==> flow/design.v <==
`timescale 1ns / 1ps
module bounce(CLK, RESET, center_x, center_y);
	input CLK;
	input RESET;
	output reg [10:0] center_x, center_y;
	reg [23:0] counter;
	reg enable;
	reg [5:0] velocity;
	reg v_dir;  
	always @ (posedge CLK) begin
		if (RESET) begin
			counter <= 0;
		end else if (counter == 8311679) begin
			counter <= 0;
		end else begin
			counter <= counter + 1;
		end
	end
	always @ (counter) begin
		if (counter == 0) begin
			enable <= 1;
		end else begin
			enable <= 0;
		end
	end
	always @ (posedge CLK) begin
		if (RESET) begin
			v_dir <= 0;
			velocity <= 1;
		end else if (enable == 0) begin
			v_dir <= v_dir;
			velocity <= velocity;
		end else if (v_dir == 0 && center_y + velocity >= 500) begin
			v_dir <= !v_dir;
			velocity <= velocity / 2;
		end else if (velocity == 0 && v_dir == 1) begin
			v_dir <= !v_dir;
			velocity <= 1;
		end else if (velocity == 0 && v_dir == 0) begin
			v_dir <= v_dir;
			velocity <= velocity;
		end else begin
			case (v_dir)
			1'b0: 
			begin
				v_dir <= v_dir;
				velocity <= velocity + 1;
			end
			1'b1:
			begin
				v_dir <= v_dir;
				velocity <= velocity - 1;
			end
			endcase
		end
	end
	always begin
		center_x <= 504;
	end
	always @ (posedge CLK) begin
		if (RESET) begin
			center_y <= 0;
		end else if (enable == 0) begin
			center_y <= center_y;
		end else if (v_dir == 0 && center_y + velocity > 500) begin
			center_y <= 500;
		end else begin
			case (v_dir)
			1'b0:
				center_y <= center_y + velocity;
			1'b1:
				center_y <= center_y - velocity;
			endcase
		end
	end
endmodule
`timescale 1ns / 1ps
module circle(CLK, RESET, center_x, center_y, HSYNC, VSYNC, R, G, B);
	input		CLK, RESET;
	input	[10:0] center_x, center_y;
	output 	HSYNC, VSYNC;
	output	R, G, B;
	reg [2:0]	RGB_buff;
	wire 			visible;
	reg [10:0]	pixel_col, pixel_row;
	wire[10:0]	col, row;
	reg [19:0]	d2;
	reg			row_inc;
	reg			INSIDE;
	assign HSYNC = ~( (pixel_col >= 919) & (pixel_col < 1039) );
	assign VSYNC = ~( (pixel_row >= 659) & (pixel_row < 665) );
	assign visible = ( (pixel_col > 104) & (pixel_col < 904) & (pixel_row > 23) & (pixel_row < 623) );
	assign R = ( visible ) ? RGB_buff[2] : 0;
	assign G = ( visible ) ? RGB_buff[1] : 0;
	assign B = ( visible ) ? RGB_buff[0] : 0;
	assign col = ( pixel_col > center_x ) ? pixel_col - center_x : center_x - pixel_col;      
	assign row = ( pixel_row > center_y ) ? pixel_row - center_y : center_y - pixel_row;      
	always@( posedge CLK ) begin      
		if( RESET ) pixel_col <= 0;
		else if( pixel_col == 1039 ) pixel_col <= 0;
		else pixel_col <= pixel_col + 1;
	end
	always@( posedge CLK ) begin      
		if( RESET ) row_inc <= 0;
		else if( pixel_col == 1039 ) row_inc <= 1;
		else row_inc <= 0;
	end
	always@( posedge CLK ) begin      
		if( RESET ) pixel_row <= 0;
		else if ( pixel_row == 665 ) pixel_row <= 0; 
		else if( row_inc ) pixel_row <= pixel_row + 1;
		else pixel_row <= pixel_row;
	end
	always@( posedge CLK ) begin
		if( RESET ) RGB_buff <= 3'b000;
		else if( INSIDE ) RGB_buff <= 3'b100;
		else RGB_buff <= 3'b111;
	end
	always@( posedge CLK ) begin
		if((col*col + row*row) > 10000) INSIDE <= 0;
		else INSIDE <= 1;
	end
endmodule
`timescale 1ns / 1ps
module top(CLK, RESET, HSYNC, VSYNC, R, G, B);
input 	CLK, RESET;
output 	HSYNC, VSYNC, R, G, B;
wire	[10:0] center_x, center_y;
wire 	HSYNC, VSYNC, R, G, B;
bounce bouncing(CLK, RESET, center_x, center_y);
circle O_o(CLK, RESET, center_x, center_y, HSYNC, VSYNC, R, G, B);
endmodule
---- Tool chain data of top ----
What the tools print for top, step after step.
Line numbers count from 1 in the design file above.
Operators: Yosys type, input widths -> output width; for muxes data width and select width s.
Cell names lack the library's common part.
A cell with n/a has no value.
set-up
  design top .............................. top
  clock port .............................. CLK
  cell library ............................ sky130hd
  timing corner ........................... tt_025C_1v80

---- Word-level counts ----
Yosys after proc, flatten, opt, wreduce and memory -nomap, before mapping. Memory bits, and registers merged into a memory's read port (data or address), are not among the register bits. Print and check cells are not counted.
storage and ports
  flip-flop bits (word level) ............. 69
  input bits .............................. 2
  output and inout port bits .............. 5
  elaborated cells ........................ 79
operators by class
  add/sub/neg operators ................... 13
  multipliers ............................. 2
  magnitude comparators ................... 13
  equality and inequality tests ........... 4
  mux-type cells .......................... 19
  bitwise logic cells ..................... 8
  reduce/logical cells .................... 11
operators with widths
  kind                   count
  $mul 11x11->22         2
  $lt 11x10->1 const B   3
  $mux 11                3
  $gt 32x14->1 const B   1
  $add 32x32->32         1
  $ge 32x9->1 const B    1
  $gt 32x9->1 const B    1
  $add 24x1->24 const B  1
  $eq 24x23->1 const B   1
  $logic_not 24->1       1
  $add 11x1->11 const B  2
  $ge 11x10->1 const B   2
  $sub 11x11->11         2
  $pmux 11 s2            1
  $mux 6                 3
  $add 11x6->12          1
  $pmux 6 s2             1
  $eq 11x10->1 const B   1
  $gt 11x11->1           1
  $lt 11x11->1 const B   1
  $eq 11x11->1 const B   1
  $gt 11x5->1 const B    1
  $add 11x6->11          1
  $sub 11x6->11          1
  $gt 11x7->1 const B    1
  $sub 11x9->11 const B  1
  $gt 11x9->1 const B    1
  $sub 9x11->11 const A  1
Not listed: further kinds 13, cells in them 32.

---- Logic depth ----
Longest topological path by Yosys (ltp), each cell counted once; first at word level (registers and memories cut), then after technology mapping (sequential cells cut; the memories' decode and read muxes count).
depth
  word-level depth ........................ 6
  ABC_AREA ................................ 0
  depth in mapped cells ................... 41
  depth with buffers taken out ............ 40

---- Synthesis result ----
Source: synth_stat.txt of the flow (Yosys; design flattened, memories mapped). It holds for the ABC_AREA given above (unset counts as 0); a run with the other value may have another netlist.
The area totals of this step are shown rounded.
cells by type
  cell type  count
  fa_1       131
  ha_1       180
  dfxtp_1    68
  inv_1      268
  nor2_1     192
  xnor2_1    81
  nand2_1    127
  a21oi_1    73
  xor2_1     38
  o21ai_0    60
  nand3_1    37
  nor3_1     37
  a21o_1     21
  mux2i_1    13
  o21a_1     15
  a31oi_1    17
  nand2b_1   17
  nand4_1    16
Other cell types: 64; their cells: 227.
mapped netlist
  standard cells after synthesis .......... 1618
  synthesis area .......................... 12920 um^2
  area of sequential cells ................ 1361 um^2
  flip-flop cells ......................... 68
  buffer cells ............................ 34
The figures by module come from a second, unflattened synthesis with its own total; it is not the netlist above.
unflattened totals
  cells (unflattened synthesis) ........... 1643
  area (unflattened synthesis) ............ 13610 um^2
Each row is one instance without its submodules.
modules
  module  times used  cells  area (um^2)
  circle  1           1240   10330
  bounce  1           403    3277
  top     1           0      0.0

---- Timing after synthesis ----
Source: OpenSTA report_checks on the synthesized netlist (no wires, ideal clock, input and output delay 20% of the period each), path of least setup slack; recovery checks are left aside. Register names are those of the netlist, which keeps one name where synthesis merged equal registers.
timing after synthesis
  path type ............................... register -> register
  start ................................... register O_o.pixel_row[3]
  end ..................................... register O_o.INSIDE
  clock period ............................ 10300 ps
  time at the first pin ................... 0 ps
  arrival time ............................ 8342 ps
  path slack .............................. 1897 ps
  delay of the path ....................... 8403 ps
  driving pins on the path ................ 37
  path buffers ............................ 2
  synthesis period reached ................ 8403 ps
"delay of the path" = arrival - input delay + setup time.
"driving pins on the path" counts driving pins, that of a launching flip-flop among them; a cell with two outputs on the path counts twice.
"synthesis period reached" = period - worst setup slack (recovery checks aside). The figure is calculated, with input and output delays left at 20% of the set period.
Between the ends stands the longest chain of elaborated cells between them, by number of cells; it is not shown to be the way that was timed. Of several equally long chains one is given.
Each line given opens the expression or statement behind the cell; cells for indexed reads and writes are added by Yosys, which also makes memories of some case tables.
A register here has more assigning lines than the two given.
on the way, after synthesis
  cell sequence ........................... dfxtp_1 clkbuf_1 inv_1 ha_1 buf_6 a21oi_1 and2_2 a211oi_2 o21ai_2 a21oi_4 o32ai_1 xor2_2 inv_2 or2b_1 fa_1 inv_1 fa_1 fa_1 fa_1 inv_1 fa_1 inv_1 ha_1 and2_1 a31o_2 a31oi_1 a21oi_1 a211oi_1 o21bai_1 a21oi_1 xnor2_1 ha_1 or4_1 nor3_1 o21a_1 o2111ai_1 and4b_1
  cells in the longest elaborated chain ... 6
  elaborated cells on any way between the ends .. 8
  source lines of those cells ............. 2
  classes of those cells .................. add/sub: 3; mul: 1; compare: 2; mux: 2
RTL lines, path after synthesis
  what             line  RTL
  start, declared  85    reg [10:0] pixel_col, pixel_row;
  start, assigned  111   else if( row_inc ) pixel_row <= pixel_row + 1;
  start, assigned  112   else pixel_row <= pixel_row;
  $gt 11x11->1     97    assign row = ( pixel_row > center_y ) ? pixel_row - center_y : center_y - pixel_row;
  $mux 11          97
  $mul 11x11->22   120   if((col*col + row*row) > 10000) INSIDE <= 0;
  $add 32x32->32   120
  $gt 32x14->1     120
  $mux 1           120
  end, assigned    120
  end, assigned    121   else INSIDE <= 1;
  end, declared    89    reg INSIDE;

---- Path in the finished layout ----
From the final timing report of run 1: the path of least setup slack in the routed layout; clock arrival at registers is part of the times.
The report prints the path's times to 10 ps; the period is as set.
timing post-layout
  path type ............................... register -> register
  start ................................... register O_o.pixel_row[3]
  end ..................................... register O_o.INSIDE
  clock period ............................ 15100 ps
  time at the first pin ................... 330 ps
  arrival time ............................ 9880 ps
  path slack .............................. 5490 ps
  driving pins on the path ................ 33
  path buffers ............................ 0
Between the ends stands the longest chain of elaborated cells between them, by number of cells; it is not shown to be the way that was timed. Of several equally long chains one is given.
A register here has more assigning lines than the two given.
on the way, post-layout
  cell sequence ........................... dfxtp_1 inv_1 ha_1 nand2_1 o21bai_1 a211oi_2 o21ai_2 a21oi_4 mux2i_1 xor2_1 nor2_1 fa_1 fa_1 fa_1 fa_1 inv_1 fa_1 inv_1 ha_1 and2_1 a31o_2 a31oi_1 a21oi_1 a211oi_1 o21bai_1 a21oi_1 xnor2_1 ha_1 or4_1 nor3_1 o21a_1 o2111ai_1 and4b_1
  cells in the longest elaborated chain ... 6
  elaborated cells on any way between the ends .. 8
  source lines of those cells ............. 2
  classes of those cells .................. add/sub: 3; mul: 1; compare: 2; mux: 2
RTL lines, path post-layout
  what             line  RTL
  start, declared  85    reg [10:0] pixel_col, pixel_row;
  start, assigned  111   else if( row_inc ) pixel_row <= pixel_row + 1;
  start, assigned  112   else pixel_row <= pixel_row;
  $gt 11x11->1     97    assign row = ( pixel_row > center_y ) ? pixel_row - center_y : center_y - pixel_row;
  $mux 11          97
  $mul 11x11->22   120   if((col*col + row*row) > 10000) INSIDE <= 0;
  $add 32x32->32   120
  $gt 32x14->1     120
  $mux 1           120
  end, assigned    120
  end, assigned    121   else INSIDE <= 1;
  end, declared    89    reg INSIDE;

==> results <==
Module top, platform sky130hd: 2 stored runs of the flow (Yosys, OpenROAD) with differing settings, in no particular order. Input and output delays are each 20% of the period that was set; the output load is 0.01 pF.
"clock period achieved": clock period set for the run, less the worst setup slack. It is reckoned from that one timing run; input and output delays stay at 20% of the period that was set.
"critical setup path time" is the time allowed to the run's worst setup path (the clock period less input and output delay, where it has them) less its slack. Clock arrival times count: a late capture clock shortens it, a late launch clock lengthens it.
"critical setup path time" is given in steps of 10 ps.
Results are given in rounded form.

======== run 1 ========
==> flow/run.sh <==
#!/bin/bash
# the make line also repeats the synthesis and layout settings of config.mk as NAME=value (left out here)
make -C /OpenROAD-flow-scripts/flow DESIGN_CONFIG=/design/flow/config.mk WORK_HOME=/design/flow/orfs CLKGATE_MAP_FILE= finish
==> flow/config.mk <==
export PLATFORM = sky130hd
export DESIGN_NAME = top
export DESIGN_NICKNAME = top
export VERILOG_FILES = /design/flow/design.v
export SDC_FILE = /design/flow/constraint.sdc
export NUM_CORES = 4
export LEC_CHECK = 0
export CAP_MARGIN = 20
export CORE_MARGIN = 2
export CORE_UTILIZATION = 40
export SLEW_MARGIN = 20
==> flow/constraint.sdc <==
create_clock -name core_clock -period 15.1 [get_ports {CLK}]
set_input_delay 3.0200 -clock core_clock [delete_from_list [all_inputs] [get_ports {CLK}]]
set_output_delay 3.0200 -clock core_clock [all_outputs]
set_load 0.01 [all_outputs]

-------- measured, run 1 --------
  mapped cell area after synthesis ........ 12920 um^2
  die area ................................ 33770 um^2
  final design utilization ................ 43.1%
  setup slack of the worst path ........... 5490 ps
  final setup TNS ......................... 0 ps
  worst hold slack in the final report .... 470 ps
  clock period achieved ................... 9610 ps
  critical setup path time ................ 9610 ps
  class of the worst setup path ........... register -> register

======== run 2 ========
==> flow/run.sh <==
#!/bin/bash
# the make line also repeats the synthesis and layout settings of config.mk as NAME=value (left out here)
make -C /OpenROAD-flow-scripts/flow DESIGN_CONFIG=/design/flow/config.mk WORK_HOME=/design/flow/orfs CLKGATE_MAP_FILE= finish
==> flow/config.mk <==
export PLATFORM = sky130hd
export DESIGN_NAME = top
export DESIGN_NICKNAME = top
export VERILOG_FILES = /design/flow/design.v
export SDC_FILE = /design/flow/constraint.sdc
export NUM_CORES = 4
export LEC_CHECK = 0
export ABC_AREA = 0
export CAP_MARGIN = 20
export CELL_PAD_IN_SITES_GLOBAL_PLACEMENT = 2
export CORE_MARGIN = 6
export CORE_UTILIZATION = 40
export CTS_CLUSTER_DIAMETER = 336
export CTS_CLUSTER_SIZE = 64
export GPL_TIMING_DRIVEN = 1
export PLACE_DENSITY = 0.51
export SETUP_SLACK_MARGIN = 0.23
export SLEW_MARGIN = 5
==> flow/constraint.sdc <==
create_clock -name core_clock -period 6.79 [get_ports {CLK}]
set_input_delay 1.3580 -clock core_clock [delete_from_list [all_inputs] [get_ports {CLK}]]
set_output_delay 1.3580 -clock core_clock [all_outputs]
set_load 0.01 [all_outputs]

-------- measured, run 2 --------
  mapped cell area after synthesis ........ 12920 um^2
  die area ................................ 36770 um^2
  final design utilization ................ 52.8%
  setup slack of the worst path ........... -1130 ps
  final setup TNS ......................... -1130 ps
  worst hold slack in the final report .... 427 ps
  clock period achieved ................... 7920 ps
  critical setup path time ................ 7920 ps
  class of the worst setup path ........... register -> register
